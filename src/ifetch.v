==> flow/design.v <==
module ifetch #(
    parameter RESET_VECTOR = 32'hFFFFFFFC
) (
    input wire clk,
    input wire rst_n,
    input wire e_valid,
    input wire [31:0] e_pc_next,
    input wire jump_select,
    input wire e_clk_en,
    output reg i_clk_en,
    output reg i_valid,
    output reg [31:0] f_instr_next,
    output reg [31:0] f_pc_next
);  
    reg [31:0] i_pc;
    reg [31:0] i_pc_next;
    reg cs;
    wire flush;
    wire [31:0] i_instr;
    sram_4kb instr_mem (
        .a(i_pc_next[11:2]),
        .wd(32'bx),
        .wen(4'b0000),
        .cs(cs),
        .clk(clk),
        .rd(i_instr)
    );
    always @ (posedge clk, negedge rst_n) begin
        if (!rst_n) begin
            i_pc <= RESET_VECTOR;
            i_valid <= 1'b0;
        end else if (i_clk_en) begin
            i_pc <= i_pc_next;
            i_valid <= 1'b1;
        end
    end
    assign flush = jump_select;
    always @* begin
        cs = rst_n && (flush || (e_valid && (e_clk_en || !i_valid)));
        i_clk_en = flush || (e_valid && (e_clk_en || !i_valid)); 
        i_pc_next = jump_select ? e_pc_next : i_pc + 4;
        f_instr_next = i_instr;
        f_pc_next = i_pc;
    end     
endmodule
module sram_4kb (
    input wire [9:0] a,
    input wire [31:0] wd,
    input wire [3:0] wen,
    input wire clk,
    input wire cs,
    output reg [31:0] rd
);
    reg [31:0] mem_array [0:1023];
    always @ (posedge clk) begin
        if (cs)
            if (wen[3:0] == 4'b0000) begin
                rd <= mem_array[a];
            end else begin
                mem_array[a][7 :0 ] <= wen[0] ? wd[7: 0 ] : mem_array[a][7 :0 ];
                mem_array[a][15:8 ] <= wen[1] ? wd[15:8 ] : mem_array[a][15:8 ];
                mem_array[a][23:16] <= wen[2] ? wd[23:16] : mem_array[a][23:16];
                mem_array[a][31:24] <= wen[3] ? wd[31:24] : mem_array[a][31:24];
            end
    end
endmodule
* From RTL to reports: ifetch
Tool output for the design above, in the order of the flow. Line numbers count from 1 in the design file above. Operators carry their Yosys type and port widths (W data, S select, Z words). Library cell names are shortened. The mark -- stands for no value.
Design: top module ifetch, clock clk, standard-cell library sky130hd, corner tt_025C_1v80

* Word level
Yosys after proc, flatten, opt, wreduce and memory -nomap, before mapping. Enables and synchronous resets that opt folds into registers are not counted as muxes. Memory bits, and registers merged into a memory's read port (data or address), are not among the register bits. Print and check cells are not counted. Equal cells are merged and count once.
Operators by class: reductions and logical operators 5, mux-type cells 1, $add $sub $neg 1
Operators with widths (number):
- $add A32 B3 Y32 const B | 1
- $mux W32 | 1
- $logic_and A1 B1 Y1 | 2
- $logic_or A1 B1 Y1 | 2
- $logic_not A1 Y1 | 1
Storage and ports: register bits after elaboration 65, output and inout bits 66, cells after elaboration 10, input bits 37

* Logic depth
Yosys ltp: most cells in a row. Word level: on the elaborated netlist, between registers, memories and ports. Mapped: between sequential cells and ports; inverters and the memories' decode and read muxes count.
Logic depth: depth after elaboration 5, ABC_AREA 0, depth in mapped cells 7, mapped depth without buffers 5

* Synthesis result
The flow's flattened synthesis, as Yosys stat reports it; memories are mapped. The netlist is that of the ABC_AREA named above (0 if unset); the other value can give another one.
Synthesis totals: flip-flops 33, mapped cells 266, area of sequential cells 863.3 sq um, buffers 49, cell area after synthesis 2341.0 sq um
Cells by type:
- dfstp_2 | number 30, area in all 788.256 sq um
- buf_4 | number 32, area in all 240.23 sq um
- o311ai_1 | number 16, area in all 140.134 sq um
- nand2_1 | number 36, area in all 135.13 sq um
- nand3_1 | number 18, area in all 90.086 sq um
- nand4_1 | number 13, area in all 81.328 sq um
- dfrtp_1 | number 3, area in all 75.072 sq um
- xnor2_1 | number 6, area in all 52.55 sq um
- o21ai_0 | number 10, area in all 50.048 sq um
- nor2_1 | number 13, area in all 48.797 sq um
- buf_6 | number 4, area in all 45.043 sq um
- clkbuf_1 | number 12, area in all 45.043 sq um
- o31ai_1 | number 6, area in all 45.043 sq um
- or2_2 | number 7, area in all 43.792 sq um
- a31oi_1 | number 6, area in all 37.536 sq um
- or4_1 | number 4, area in all 30.029 sq um
- and4_1 | number 3, area in all 26.275 sq um
- nor4_1 | number 4, area in all 25.024 sq um
Not listed: further types 27, cells in them 43.

* Path before layout
OpenSTA on the mapped netlist: ideal clock, no wires. The path of least setup slack (recovery checks aside). Input and output delay are each 20% of the period. Register names are those of the netlist, which keeps one name where synthesis merged equal registers.
Timing path post-synthesis: kind register to register, start reg i_pc[2], end reg i_pc[12], period 2.91 ns, launch time at the first pin 0.000 ns, path buffers 1, slack 0.871 ns, required time 2.833 ns, library setup time 0.077 ns, arrival time 1.961 ns, path delay 2.038 ns, stages on the path 7, synthesis period reached 2.039 ns
"path delay" = arrival - input delay + setup time. "stages on the path": output pins that drive a net of the path, with the launching flip-flop's if there is one; two outputs of one cell count as two. "synthesis period reached" is the clock period less the worst setup slack; recovery checks do not enter. This is arithmetic on one report: input and output delays are still those of the set period (20% each). The rows between start and end are the longest chain of elaborated cells between them; the timing report does not say that the signal goes this way. Where chains are equally long, one stands for them. A line is the first line of the expression or statement that the cell stems from. Yosys adds cells for indexed reads and writes and turns some case tables into memories.
On the way, post-synthesis: cell sequence dfstp_2 > ha_1 > nand2_1 > or3_4 > buf_6 > or4_1 > a31oi_1, length of the longest elaborated chain 2, elaborated cells between the ends (all ways) 2, source lines of those cells 1, classes of those cells add/sub: 1; mux: 1
Ends and longest elaborated chain, post-synthesis:
- start: declaration | line 15 | reg [31:0] i_pc;
- start: assignment | line 30 | i_pc <= RESET_VECTOR;
- start: assignment | line 33 | i_pc <= i_pc_next;
- $add A32 B3 Y32 | line 41 | i_pc_next = jump_select ? e_pc_next : i_pc + 4;
- $mux W32 | line 41
- end: assignment | line 30
- end: assignment | line 33
- end: declaration | line 15

* Path in the finished layout
From the final timing report of run A: the path of least setup slack in the routed layout; clock arrival at registers is part of the times.
Timing path after layout: kind register to register, start reg i_pc[4], end reg i_pc[12], library setup time 0.07 ns, path buffers 1, stages on the path 6, period 2.03 ns, required time 2.23 ns, slack 0.02 ns, arrival time 2.21 ns, launch time at the first pin 0.27 ns
The rows between start and end are the longest chain of elaborated cells between them; the timing report does not say that the signal goes this way. Where chains are equally long, one stands for them.
On the way, after layout: cell sequence dfstp_2 > nand3_2 > or3_4 > buf_6 > or4_4 > a31oi_4, length of the longest elaborated chain 2, elaborated cells between the ends (all ways) 2, source lines of those cells 1, classes of those cells add/sub: 1; mux: 1
Ends and longest elaborated chain, after layout:
- start: declaration | line 15 | reg [31:0] i_pc;
- start: assignment | line 30 | i_pc <= RESET_VECTOR;
- start: assignment | line 33 | i_pc <= i_pc_next;
- $add A32 B3 Y32 | line 41 | i_pc_next = jump_select ? e_pc_next : i_pc + 4;
- $mux W32 | line 41
- end: assignment | line 30
- end: assignment | line 33
- end: declaration | line 15

Add stored flow runs of ifetch

Flow measurements of ifetch on sky130hd: 2 stored runs with different settings, listed in no order. Input and output delays are each 20% of the period that was set; the output load is 0.01 pF.
"period achieved" means the clock period less the worst setup slack. The figure is calculated, with input and output delays left at 20% of the set period.
By "allowed time less slack (worst setup path)" is meant the share of the clock period that the worst setup path is allowed (20% is reserved at inputs, 20% at outputs), minus its slack. Clock arrival times at its registers enter into it.
"power" rests on the timing tool's default activity at the inputs, not on a simulated workload.

* Run A | settings: period_ns 2.03; CORE_UTILIZATION 37; SETUP_SLACK_MARGIN 0.34; PLACE_DENSITY 0.83; CORE_ASPECT_RATIO 0.54; ABC_AREA 0; GPL_TIMING_DRIVEN 0; GPL_ROUTABILITY_DRIVEN 1; CTS_CLUSTER_SIZE 26; SLEW_MARGIN 5; CAP_MARGIN 20; CORE_MARGIN 2 | results: period achieved 2.009 ns; post-synthesis cell area 2,341.0 sq um; standard-cell area after layout 4,224.1 sq um; post-layout utilization 68.7 %; setup TNS 0.000 ns; allowed time less slack (worst setup path) 2.01 ns; worst path kind register to register; power 2,305 uW; worst slack on setup checks 0.021 ns; area inside the die boundary 7,009.7 sq um
* Run B | settings: period_ns 2.82; CAP_MARGIN 20; CORE_MARGIN 2; CORE_UTILIZATION 40; SLEW_MARGIN 20 | results: period achieved 2.526 ns; post-synthesis cell area 2,341.0 sq um; standard-cell area after layout 3,061.7 sq um; post-layout utilization 54.9 %; setup TNS 0.000 ns; allowed time less slack (worst setup path) 1.40 ns; worst path kind input to output; power 1,336 uW; worst slack on setup checks 0.294 ns; area inside the die boundary 6,480.2 sq um
